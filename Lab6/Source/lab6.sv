==> flow/design.v <==
module d_ff(output logic [3:0] q,
            input logic clk, reset, enable,
            input logic [3:0] d);
always_ff @ (posedge clk or posedge reset)
begin
    if (reset)
        q <= #1 4'b0000;
    else if (enable)
            q <= #1 d;
end
endmodule
module lab6 (input logic [3:0] num, 
        input [2:0] sel,
        input logic write, reset, clk,
        output logic an0, an1, an2, an3, an4, an5, an6, an7,
        output logic segA, segB, segC, segD, segE, segF, segG);
logic en0, en1, en2, en3, en4, en5, en6, en7;
logic [3:0] q0, q1, q2, q3, q4, q5, q6, q7;
logic a, b, c, d;
logic A, B, C, D;
always_comb
begin
    A = sel[2];
    B = sel[1];
    C = sel[0];
end
assign en0 = write & (!A) & (!B) & (!C);
assign en1 = write & (!A) & (!B) & C;
assign en2 = write & (!A) & B & (!C);
assign en3 = write & (!A) & B & C;
assign en4 = write & A & (!B) & (!C);
assign en5 = write & A & (!B) & C;
assign en6 = write & A & B & (!C);
assign en7 = write & A & B & C;
d_ff ff0 (
    .q (q0),
    .clk (clk),
    .reset (reset),
    .enable (en0),
    .d (num)
);
d_ff ff1 (
    .q (q1),
    .clk (clk),
    .reset (reset),
    .enable (en1),
    .d (num)
);
d_ff ff2 (
    .q (q2),
    .clk (clk),
    .reset (reset),
    .enable (en2),
    .d (num)
);
d_ff ff3 (
    .q (q3),
    .clk (clk),
    .reset (reset),
    .enable (en3),
    .d (num)
);
d_ff ff4 (
    .q (q4),
    .clk (clk),
    .reset (reset),
    .enable (en4),
    .d (num)
);
d_ff ff5 (
    .q (q5),
    .clk (clk),
    .reset (reset),
    .enable (en5),
    .d (num)
);
d_ff ff6 (
    .q (q6),
    .clk (clk),
    .reset (reset),
    .enable (en6),
    .d (num)
);
d_ff ff7 (
    .q (q7),
    .clk (clk),
    .reset (reset),
    .enable (en7),
    .d (num)
);
logic [3:0] y;
always_comb begin
    case (sel)
        3'b000:y = q0;
        3'b001:y = q1;
        3'b010:y = q2;
        3'b011:y = q3;
        3'b100:y = q4;
        3'b101:y = q5;
        3'b110:y = q6;
        3'b111:y = q7;
    endcase
end
logic [6:0] m;
always_comb begin
    case (y)
        4'b0000: m = 7'b0000001;
        4'b0001: m = 7'b1001111;
        4'b0010: m = 7'b0010010;
        4'b0011: m = 7'b0000110;
        4'b0100: m = 7'b1001100;
        4'b0101: m = 7'b0100100;
        4'b0110: m = 7'b0100000;
        4'b0111: m = 7'b0001111;
        4'b1000: m = 7'b0000000;
        4'b1001: m = 7'b0000100;
        4'b1010: m = 7'b0001000;
        4'b1011: m = 7'b1100000;
        4'b1100: m = 7'b0110001;
        4'b1101: m = 7'b1000010;
        4'b1110: m = 7'b0110000;
        4'b1111: m = 7'b0111000;
    endcase
end
always_comb
begin
    segA = m[6];
    segB = m[5];
    segC = m[4];
    segD = m[3];
    segE = m[2];
    segF = m[1];
    segG = m[0];
end
logic [7:0] n;
always_comb begin
    case (sel)
        3'b000: n = 8'b01111111;
        3'b001: n = 8'b10111111;
        3'b010: n = 8'b11011111;
        3'b011: n = 8'b11101111;
        3'b100: n = 8'b11110111;
        3'b101: n = 8'b11111011;
        3'b110: n = 8'b11111101;
        3'b111: n = 8'b11111110;
    endcase
end
always_comb
begin
    an0 = n[7];
    an1 = n[6];
    an2 = n[5];
    an3 = n[4];
    an4 = n[3];
    an5 = n[2];
    an6 = n[1];
    an7 = n[0];
end
endmodule
* From RTL to reports: lab6 *
The steps from the RTL of lab6 to its reports follow in flow order.
Line numbers count from 1 in the design file above.
Operators carry their Yosys type and port widths (W data, S select, Z words).
Cell names lack the library's common part.
Not given: --

design
  top = lab6
  clock port = clk
  standard-cell library = sky130hd
  corner = tt_025C_1v80

* After elaboration *
Yosys after proc, flatten, opt, wreduce and memory -nomap, before mapping. Enables and synchronous resets that opt folds into registers are not counted as muxes. Memory bits, and registers merged into a memory's read port (data or address), are not among the register bits. Print and check cells are not counted. Equal cells are merged and count once.
Memory sizes are those after Yosys's memory passes, which may raise the word count (mostly to a power of two), join words into wider ones and drop unused or constant bits.

storage and ports
  bits in registers = 32
  ROM bits = 176
  memories kept = 2
  input bits = 10
  output and inout bits = 15
  elaborated cells = 36

operators by class
  equal/unequal tests = 7
  mux-type cells = 1
  bitwise operators = 14
  reduce/logical cells = 4

memories
  memory            words  width  rd ports  wr ports  line  text
  (name not given)  16     7      1         0         106   case (y)
  (name not given)  8      8      1         0         137   case (sel)

operators by type and width
  kind                  number
  $pmux W4 S8           1
  $and A1 B1 Y1         14
  $eq A3 B3 Y1 const B  4
  $eq A3 B2 Y1 const B  2
  $logic_not A1 Y1      3
  $eq A3 B1 Y1 const B  1
  $logic_not A3 Y1      1

* Depth *
Longest topological path by Yosys (ltp), each cell counted once; first at word level (registers and memories cut), then after technology mapping (sequential cells cut; the memories' decode and read muxes count).

logic depth
  depth after elaboration = 4
  ABC_AREA = 1
  depth in mapped cells = 14
  gate-level depth less buffers = 13

* After synthesis *
Yosys stat after the flow's synthesis: flattened, memories mapped to cells. It holds for the ABC_AREA given above (unset counts as 0); a run with the other value may have another netlist.
The area totals of this step are shown rounded.

mapped netlist
  standard cells after synthesis = 273
  synthesis area = 1940 sq um
  flip-flop cells = 32
  buffer cells = 4

cell types
  cell     number
  dfrtp_1  32
  nand2_1  110
  o21ai_0  29
  nor2_1   21
  ha_1     6
  nand3_1  14
  inv_1    18
  nand4_1  9
  nand2_2  5
  nor2_2   5
  buf_6    2
  inv_2    6
  nand3_2  2
  nor2_8   1
  or2_2    3
  a21oi_4  1
  a21oi_1  3
  o21ai_1  3

Other cell types: 3; their cells: 3.

* Path before layout *
OpenSTA on the mapped netlist: ideal clock, no wires. The path of least setup slack (recovery checks aside). Input and output delay are each 20% of the period. Register names are those of the netlist, which keeps one name where synthesis merged equal registers.

path post-synthesis
  path type = in2out
  from = input sel[0]
  to = output segD
  clock period = 8.28 ns
  input delay = 1.656 ns
  output delay = 1.656 ns
  arrival = 3.009 ns
  setup slack = 3.615 ns
  path delay = 1.353 ns
  stages on the path = 11
  synthesis period reached = 4.665 ns

"path delay" is the arrival time less input delay plus setup time.
At an output port there is no setup time.
"stages on the path" counts driving pins, that of a launching flip-flop among them; a cell with two outputs on the path counts twice.
"synthesis period reached" is the clock period less the worst setup slack; recovery checks do not enter. This is arithmetic on one report: input and output delays are still those of the set period (20% each).
Between the ends stands the longest chain of elaborated cells between them, by number of cells; it is not shown to be the way that was timed. Of several equally long chains one is given.
A line is the first line of the expression or statement that the cell stems from. Yosys adds cells for indexed reads and writes and turns some case tables into memories.
The chain passes a memory read, where the word-level depth is cut; so it can be longer than that depth.

on the way, post-synthesis
  path through = buf_4 > nor2_8 > nand2_2 > or2_2 > nand2_2 > inv_2 > ha_1 > nand2_1 > nand2_1 > nand2_1 > nand2_1
  length of the longest elaborated chain = 3
  elaborated cells on any way between the ends = 10
  source lines of those cells = 2

ends and longest elaborated chain, post-synthesis
  item             line  text
  start, declared  13    input [2:0] sel,
  $eq A3 B3 Y1     93    case (sel)
  $pmux W4 S8      93
  $mem_v2 Z16 W7   106   case (y)
  end, declared    16    output logic segA, segB, segC, segD, segE, segF, segG);

Nets of the timed path that keep an RTL name, with a line that drives or declares them; the list need not be complete.

named nets, post-synthesis
  signal  line  text
  an0     137   case (sel)

* Path in the finished layout *
From the final timing report of entry A: the path of least setup slack in the routed layout; clock arrival at registers is part of the times.

path post-layout
  path type = in2out
  from = input sel[1]
  to = output segE
  clock period = 5.18 ns
  input delay = 1.04 ns
  output delay = 1.04 ns
  arrival = 3.01 ns
  setup slack = 1.13 ns
  stages on the path = 13

Between the ends stands the longest chain of elaborated cells between them, by number of cells; it is not shown to be the way that was timed. Of several equally long chains one is given.
The chain passes a memory read, where the word-level depth is cut; so it can be longer than that depth.

on the way, post-layout
  path through = buf_6 > inv_2 > nor2_2 > nand3_1 > nand2_1 > nor2_1 > nand2_1 > nand2_1 > ha_1 > nand2_1 > nand3_1 > nand2_1 > clkdlybuf4s50_1
  length of the longest elaborated chain = 3
  elaborated cells on any way between the ends = 10
  source lines of those cells = 2

ends and longest elaborated chain, post-layout
  item             line  text
  start, declared  13    input [2:0] sel,
  $eq A3 B3 Y1     93    case (sel)
  $pmux W4 S8      93
  $mem_v2 Z16 W7   106   case (y)
  end, declared    16    output logic segA, segB, segC, segD, segE, segF, segG);

Add stored flow runs of lab6

Below are 2 stored runs of the flow (Yosys, OpenROAD; platform sky130hd) on lab6, each with its settings and what was measured, unordered. Constraints: input delay and output delay 20% of the set period each, output load 0.01 pF.
By "total power of the final layout" is meant OpenSTA's value without simulated activity: inputs other than the clock are taken to toggle once in ten clock periods, and the tool carries that through the logic.
The results are shown rounded.
Settings: -- = not set for that run.

item                                      entry A  entry B
period_ns                                 5.18     2.9
CORE_UTILIZATION                          70       53
SETUP_SLACK_MARGIN                        1.06     --
PLACE_DENSITY                             0.88     --
HOLD_SLACK_MARGIN                         0.12     0.17
ABC_AREA                                  1        --
GPL_TIMING_DRIVEN                         0        --
GPL_ROUTABILITY_DRIVEN                    1        --
CTS_CLUSTER_SIZE                          61       --
CTS_CLUSTER_DIAMETER                      201      262
CAP_MARGIN                                5        20
CORE_MARGIN                               2        2
SLEW_MARGIN                               20       20
MIN_ROUTING_LAYER                         --       met1
setup slack of the critical path (ns)     1.13     -0.187
worst hold slack after layout (ns)        0.499    0.506
area of the die (sq um)                   3210     4000
Yosys chip area after synthesis (sq um)   1940     1860
total power of the final layout (mW)      0.694    1.56
standard-cell area after routing (sq um)  2290     2540
utilization                               0.852    0.756
